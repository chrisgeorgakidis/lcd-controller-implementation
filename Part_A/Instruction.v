==> flow/design.v <==
module Instruction_ClockCounterGenerator(clk, reset, clk_cnt, enable);
input wire clk, reset, enable;
output wire [11:0]clk_cnt;
reg [11:0]next_clk_cnt;
assign clk_cnt = next_clk_cnt;
always @ (posedge clk or posedge reset)
begin
	if (reset == 1'b1) begin
		next_clk_cnt <= 12'b0;
	end
	else begin
		if (enable == 1) begin
		  	next_clk_cnt <= clk_cnt + 12'd1;
			if (clk_cnt == 12'd2080) begin
			  next_clk_cnt <= 12'd0;
			end
		end
	end
end
endmodule
module Instruction_FSM (clk, reset, next_instruction, clk_cnt, db, LCD_RS, SF_D, LCD_RW, LCD_E, done, enable);
input wire clk, reset;
input wire next_instruction;
input wire [11:0]clk_cnt;
input wire [9:0]db;
output reg LCD_RS, LCD_RW, LCD_E;
output reg [11:0]SF_D;
output reg done, enable;
parameter IDLE			= 4'd0;
parameter SETUP_HIGH	= 4'd1;
parameter ACTIVE_HIGH	= 4'd2;
parameter HOLD_HIGH		= 4'd3;
parameter WAIT			= 4'd4;
parameter SETUP_LOW 	= 4'd5;
parameter ACTIVE_LOW	= 4'd6;
parameter HOLD_LOW 		= 4'd7;
parameter DONE 			= 4'd8;
wire [3:0]state;
reg [3:0]next_state;
assign state = next_state;
always @ (posedge clk or posedge reset) begin
  if (reset == 1'b1) begin
	next_state <= IDLE;
  end
  else begin
	case (state)
	IDLE: begin
		if (next_instruction == 1'b1) begin
			next_state <= SETUP_HIGH;
		end
		else begin
			next_state <= IDLE;
		end
	end
	SETUP_HIGH: begin
		if (clk_cnt == 12'd2) begin
			next_state <= ACTIVE_HIGH;
		end
		else begin
			next_state <= SETUP_HIGH;
		end
	end
	ACTIVE_HIGH: begin
		if (clk_cnt == 12'd14) begin
			next_state <= HOLD_HIGH;
		end
		else begin
			next_state <= ACTIVE_HIGH;
		end
	end
	HOLD_HIGH: begin
		if (clk_cnt == 12'd15) begin
			next_state <= WAIT;
	  	end
	  	else begin
			next_state <= HOLD_HIGH;
	  	end
	end
	WAIT: begin
		if (clk_cnt == 12'd65) begin
			next_state <= SETUP_LOW;
	  	end
	  	else begin
			next_state <= WAIT;
	  	end
	end
	SETUP_LOW: begin
		if (clk_cnt == 12'd67) begin
			next_state <= ACTIVE_LOW;
	  	end
	  	else begin
			next_state <= SETUP_LOW;
	  	end
	end
	ACTIVE_LOW: begin
		if (clk_cnt == 12'd79) begin
			next_state <= HOLD_LOW;
	  	end
	  	else begin
			next_state <= ACTIVE_LOW;
	  	end
	end
	HOLD_LOW: begin
		if (clk_cnt == 12'd80) begin
			next_state <= DONE;
	  	end
	  	else begin
			next_state <= HOLD_LOW;
	  	end
	end
	DONE: begin
		if (clk_cnt == 12'd2080) begin
			next_state <= IDLE;
	  	end
	  	else begin
			next_state <= DONE;
	  	end
	end
	default: begin
		next_state <= IDLE;
	end
	endcase
  end
end
always @ (posedge clk or posedge reset) begin
  if (reset == 1'b1) begin
    done    <= 1'b0;
	LCD_E 	<= 1'b0;
	LCD_RS 	<= 1'b0;
	LCD_RW 	<= 1'b0;
	SF_D[11:8] 	<= 4'b0;
  end
  else begin
	case (state)
	IDLE: begin
        done    <= 1'b0;
		LCD_E 	<= 1'b0;
		LCD_RS 	<= 1'b0;
		LCD_RW 	<= 1'b0;
		SF_D[11:8] 	<= 4'b0;
        enable  <= 1'b0;
	end
	SETUP_HIGH: begin
        done    <= 1'b0;
		LCD_E 	<= 1'b0;
		LCD_RS 	<= db[9];
		LCD_RW 	<= 1'b0;
		SF_D[11:8] 	<= db[7:4];
        enable  <= 1'b1;
	end
	ACTIVE_HIGH: begin
		LCD_E 	<= 1'b1;
		LCD_RS 	<= db[9];
		LCD_RW 	<= db[8];
		SF_D[11:8] 	<= db[7:4];
        enable  <= 1'b1;
	end
	HOLD_HIGH: begin
        done    <= 1'b0;
		LCD_E 	<= 1'b0;
		LCD_RS 	<= db[9];
		LCD_RW 	<= 1'b0;
		SF_D[11:8] 	<= db[7:4];
        enable  <= 1'b1;
	end
	WAIT: begin
        done    <= 1'b0;
		LCD_E 	<= 1'b0;
		LCD_RS 	<= 1'b0;
		LCD_RW 	<= 1'b0;
		SF_D[11:8] 	<= db[7:4];
        enable  <= 1'b1;
	end
	SETUP_LOW: begin
        done    <= 1'b0;
		LCD_E 	<= 1'b0;
		LCD_RS 	<= db[9];
		LCD_RW 	<= 1'b0;
		SF_D[11:8]	<= db[3:0];
        enable  <= 1'b1;
	end
	ACTIVE_LOW: begin
        done    <= 1'b0;
		LCD_E 	<= 1'b1;
		LCD_RS 	<= db[9];
		LCD_RW 	<= db[8];
		SF_D[11:8] 	<= db[3:0];
        enable  <= 1'b1;
	end
	HOLD_LOW: begin
        done    <= 1'b0;
		LCD_E 	<= 1'b0;
		LCD_RS 	<= db[9];
		LCD_RW 	<= 1'b0;
		SF_D[11:8] 	<= db[3:0];
        enable  <= 1'b1;
	end
	DONE: begin
        if (clk_cnt == 12'd2080) begin
            done    <= 1'b1;
            enable  <= 1'b0;
	  	end
        else begin
            enable  <= 1'b1;
            done <= 1'b0;
        end
		LCD_E 	<= 1'b0;
		LCD_RS 	<= 1'b0;
		LCD_RW 	<= 1'b0;
		SF_D[11:8] 	<= db[3:0];
	end
	default: begin
        done    <= 1'b0;
		LCD_E 	<= 1'b0;
		LCD_RS 	<= 1'b0;
		LCD_RW 	<= 1'b0;
		SF_D[11:8] 	<= 4'b0;
        enable  <= 1'b0;
	end
	endcase
  end
end
endmodule
module Instruction (clk, reset, next_instruction, db, LCD_RS, LCD_RW, LCD_E, SF_D, done);
input wire clk, reset;
input wire next_instruction;
input wire [9:0]db;
output wire LCD_RS, LCD_RW, LCD_E;
output wire [3:0]SF_D;
output wire done;
wire [11:0] clk_cnt;
wire enable;
Instruction_FSM Instruction_FSM (
    .clk              (clk),
    .reset            (reset),
    .next_instruction (next_instruction),
    .clk_cnt          (clk_cnt),
    .db               (db),
    .LCD_RS           (LCD_RS),
    .SF_D             (SF_D),
    .LCD_RW           (LCD_RW),
    .LCD_E            (LCD_E),
    .done             (done),
    .enable           (enable)
);
Instruction_ClockCounterGenerator Instruction_ClockCounterGenerator (
    .clk        (clk),
    .reset      (reset),
    .clk_cnt    (clk_cnt),
    .enable     (enable)
);
endmodule
Tool chain data of Instruction
The steps from the RTL of Instruction to its reports follow in flow order.
Line numbers count from 1 in the design file above.
Operators carry their Yosys type and port widths (W data, S select, Z words).
Cell names lack the library's common part.
{"block": "design", "top_module": "Instruction", "clock_port": "clk", "lib": "sky130hd", "corner": "tt_025C_1v80"}

Word-level counts
Counts by Yosys on the flattened word-level netlist (proc, flatten, opt, wreduce; memories kept). Register bits leave out memories and registers merged into their read ports (data or address). Print and check cells are left out. Cells with the same type and inputs are merged into one.
{"block": "bits", "reg_bits": 21, "word_cells": 46}
{"block": "classes", "add_sub_neg": 1, "equal": 16, "n_mux": 18, "n_reduce_logical": 4}
{"block": "op_table", "operator": "$eq A12 B7 Y1 const B", "n": 4}
{"block": "op_table", "operator": "$pmux W4 S9", "n": 1}
{"block": "op_table", "operator": "$eq A12 B4 Y1 const B", "n": 2}
{"block": "op_table", "operator": "$eq A4 B3 Y1 const B", "n": 4}
{"block": "op_table", "operator": "$add A12 B1 Y12 const B", "n": 1}
{"block": "op_table", "operator": "$eq A12 B12 Y1 const B", "n": 1}
{"block": "op_table", "operator": "$eq A12 B2 Y1 const B", "n": 1}
{"block": "op_table", "operator": "$mux W12", "n": 1}
{"block": "op_table", "operator": "$mux W1", "n": 9}
{"block": "op_table", "operator": "$eq A4 B2 Y1 const B", "n": 2}
{"block": "op_table", "operator": "$mux W4", "n": 2}
{"block": "op_table", "operator": "$reduce_or A7 Y1", "n": 1}
{"block": "op_table", "operator": "$reduce_or A6 Y1", "n": 1}
{"block": "op_table", "operator": "$eq A4 B1 Y1 const B", "n": 1}
{"block": "op_table", "operator": "$eq A4 B4 Y1 const B", "n": 1}
{"block": "op_table", "operator": "$logic_not A4 Y1", "n": 1}
{"block": "op_table", "operator": "$pmux W1 S2", "n": 2}
{"block": "op_table", "operator": "$mux W2", "n": 2}
{"block": "op_table", "operator": "$mux W3", "n": 1}
{"block": "op_table", "operator": "$reduce_or A2 Y1", "n": 1}

Depth
Depth = most cells in a row (Yosys ltp): at word level without a register or memory, in the mapped netlist without a sequential cell, where the memories' decode and read muxes count.
{"block": "depth", "depth_word": 3, "ABC_AREA": 0, "ltp_mapped": 5, "depth_no_buf": 5}

After synthesis
Yosys stat after the flow's synthesis: flattened, memories mapped to cells. It holds for the ABC_AREA given above (unset counts as 0); a run with the other value may have another netlist.
{"block": "synth_totals", "cell_count": 133, "area_mm2": 0.0013576, "ffs": 26, "n_buf": 11}
{"block": "by_type", "type": "dfrtp_1", "n": 24}
{"block": "by_type", "type": "nand4_1", "n": 11}
{"block": "by_type", "type": "ha_1", "n": 4}
{"block": "by_type", "type": "xnor2_1", "n": 5}
{"block": "by_type", "type": "inv_1", "n": 10}
{"block": "by_type", "type": "nand2_1", "n": 9}
{"block": "by_type", "type": "buf_4", "n": 4}
{"block": "by_type", "type": "edfxtp_1", "n": 1}
{"block": "by_type", "type": "nand4bb_4", "n": 1}
{"block": "by_type", "type": "dfstp_2", "n": 1}
{"block": "by_type", "type": "o2bb2ai_1", "n": 3}
{"block": "by_type", "type": "o22ai_1", "n": 4}
{"block": "by_type", "type": "nand3_1", "n": 4}
{"block": "by_type", "type": "o21ai_0", "n": 4}
{"block": "by_type", "type": "clkbuf_1", "n": 5}
{"block": "by_type", "type": "nor4_1", "n": 3}
{"block": "by_type", "type": "a22o_1", "n": 2}
{"block": "by_type", "type": "xor2_1", "n": 2}
Other cell types: 27; their cells: 36.
By module: a second synthesis without flattening, with its own total; a netlist apart from the flattened one above.
{"block": "hier_totals", "hier_cells": 137, "area_unflattened_mm2": 0.0015465}
Each row is one instance without its submodules.
{"block": "by_module", "mod": "Instruction_FSM", "n_inst": 1, "cells": 82, "area_mm2": 0.0009609}
{"block": "by_module", "mod": "Instruction_ClockCounterGenerator", "n_inst": 1, "cells": 55, "area_mm2": 0.0005856}
{"block": "by_module", "mod": "Instruction", "n_inst": 1, "cells": 0, "area_mm2": 0}

Path before layout
OpenSTA on the mapped netlist: ideal clock, no wires. The path of least setup slack (recovery checks aside). Input and output delay are each 20% of the period. Register names are those of the netlist, which keeps one name where synthesis merged equal registers.
{"block": "synth_timing", "path_kind": "flip-flop to flip-flop", "start": "reg Instruction_ClockCounterGenerator.next_clk_cnt[8]", "end": "reg Instruction_FSM.enable", "tclk_ps": 2240, "setup_ps": 259, "t_first_pin_ps": 0, "t_arrival_ps": 1632, "t_required_ps": 1981, "path_slack_ps": 349, "delay_ps": 1891, "stages": 4, "synth_period_reached_ps": 1891}
"delay_ps" = arrival - input delay + setup time.
"stages": output pins that drive a net of the path, with the launching flip-flop's if there is one; two outputs of one cell count as two.
"synth_period_reached_ps" = period - worst setup slack (recovery checks aside). The figure is calculated, with input and output delays left at 20% of the set period.
The rows between start and end are the longest chain of elaborated cells between them; the timing report does not say that the signal goes this way. Where chains are equally long, one stands for them.
Each line given opens the expression or statement behind the cell; cells for indexed reads and writes are added by Yosys, which also makes memories of some case tables.
A register here has more assigning lines than the two given.
{"block": "synth_between", "cell_sequence": "dfrtp_1 or4_4 or3_4 a211o_1", "elab_chain_cells": 3}
{"block": "synth_lines", "item": "start: declaration", "line": 4, "text": "reg [11:0]next_clk_cnt;"}
{"block": "synth_lines", "item": "start: assignment", "line": 9, "text": "next_clk_cnt <= 12'b0;"}
{"block": "synth_lines", "item": "start: assignment", "line": 13, "text": "next_clk_cnt <= clk_cnt + 12'd1;"}
{"block": "synth_lines", "item": "$eq A12 B12 Y1", "line": 199, "text": "if (clk_cnt == 12'd2080) begin"}
{"block": "synth_lines", "item": "$mux W1", "line": 199}
{"block": "synth_lines", "item": "$pmux W1 S2", "line": 134, "text": "case (state)"}
{"block": "synth_lines", "item": "end: assignment", "line": 141, "text": "enable  <= 1'b0;"}
{"block": "synth_lines", "item": "end: assignment", "line": 149, "text": "enable  <= 1'b1;"}
{"block": "synth_lines", "item": "end: declaration", "line": 28, "text": "output reg done, enable;"}

Worst path after layout
Path of least setup slack in the final report of flow run A (OpenROAD, finished layout, wires in). Where an end is a register, its clock arrival counts in the times.
The path's times are printed in steps of 10 ps; the period is the one set.
{"block": "layout_timing", "path_kind": "input port to flip-flop", "start": "in reset", "end": "reg Instruction_FSM.enable", "tclk_ps": 2880, "setup_ps": 530, "t_first_pin_ps": 580, "t_arrival_ps": 1750, "t_required_ps": 2610, "path_slack_ps": 860, "stages": 2}
A register here has more assigning lines than the two given.
{"block": "layout_between", "cell_sequence": "clkdlybuf4s50_1 clkinv_1", "elab_chain_cells": 0}
{"block": "layout_lines", "item": "start: declaration", "line": 225, "text": "input wire clk, reset;"}
{"block": "layout_lines", "item": "end: assignment", "line": 141, "text": "enable  <= 1'b0;"}
{"block": "layout_lines", "item": "end: assignment", "line": 149, "text": "enable  <= 1'b1;"}
{"block": "layout_lines", "item": "end: declaration", "line": 28, "text": "output reg done, enable;"}

# Flow runs of Instruction

Below are 2 stored runs of the flow (Yosys, OpenROAD; platform sky130hd) on Instruction, each with its settings and what was measured, unordered. Constraints: input delay and output delay 20% of the set period each, output load 0.01 pF.
"clock_period_reached_ps" is the run's clock period less its worst setup slack. It is reckoned from that one timing run; input and output delays stay at 20% of the period that was set.
"critical_path_time_ps" is the time allowed to the run's worst setup path (the clock period less input and output delay, where it has them) less its slack. Clock arrival times count: a late capture clock shortens it, a late launch clock lengthens it.
By "power_mw" is meant OpenSTA's value without simulated activity: inputs other than the clock are taken to toggle once in ten clock periods, and the tool carries that through the logic.
"critical_path_time_ps" is given in steps of 10 ps.

{"run": "flow run A", "settings": { "period_ns": 2.88, "CORE_UTILIZATION": 40, "PLACE_DENSITY_LB_ADDON": 0.17, "CORE_ASPECT_RATIO": 1.6, "CORE_MARGIN": 9, "GPL_TIMING_DRIVEN": 0, "CTS_CLUSTER_SIZE": 84, "CTS_CLUSTER_DIAMETER": 353, "CAP_MARGIN": 20, "SLEW_MARGIN": 20 }, "results": { "synth_chip_area_mm2": 0.0013576, "final_die_area_mm2": 0.0058732, "critical_path_time_ps": 1450, "critical_path_kind": "input port to flip-flop", "setup_tns_ps": 0, "layout_stdcell_area_mm2": 0.0015565, "final_setup_ws_ps": 859, "final_hold_ws_ps": 486, "power_mw": 1.163, "fin_util_frac": 0.483, "clock_period_reached_ps": 2021 }}
{"run": "flow run B", "settings": { "period_ns": 3.11, "CORE_UTILIZATION": 27, "SETUP_SLACK_MARGIN": -0.08, "CELL_PAD_IN_SITES_DETAIL_PLACEMENT": 1, "GPL_TIMING_DRIVEN": 1, "GPL_ROUTABILITY_DRIVEN": 0, "MAX_ROUTING_LAYER": "met4", "CAP_MARGIN": 20, "CORE_MARGIN": 2, "SLEW_MARGIN": 20 }, "results": { "synth_chip_area_mm2": 0.0013576, "final_die_area_mm2": 0.0056115, "critical_path_time_ps": 2000, "critical_path_kind": "flip-flop to flip-flop", "setup_tns_ps": 0, "layout_stdcell_area_mm2": 0.0015452, "final_setup_ws_ps": 1109, "final_hold_ws_ps": 491, "power_mw": 1.070, "fin_util_frac": 0.323, "clock_period_reached_ps": 2001 }}
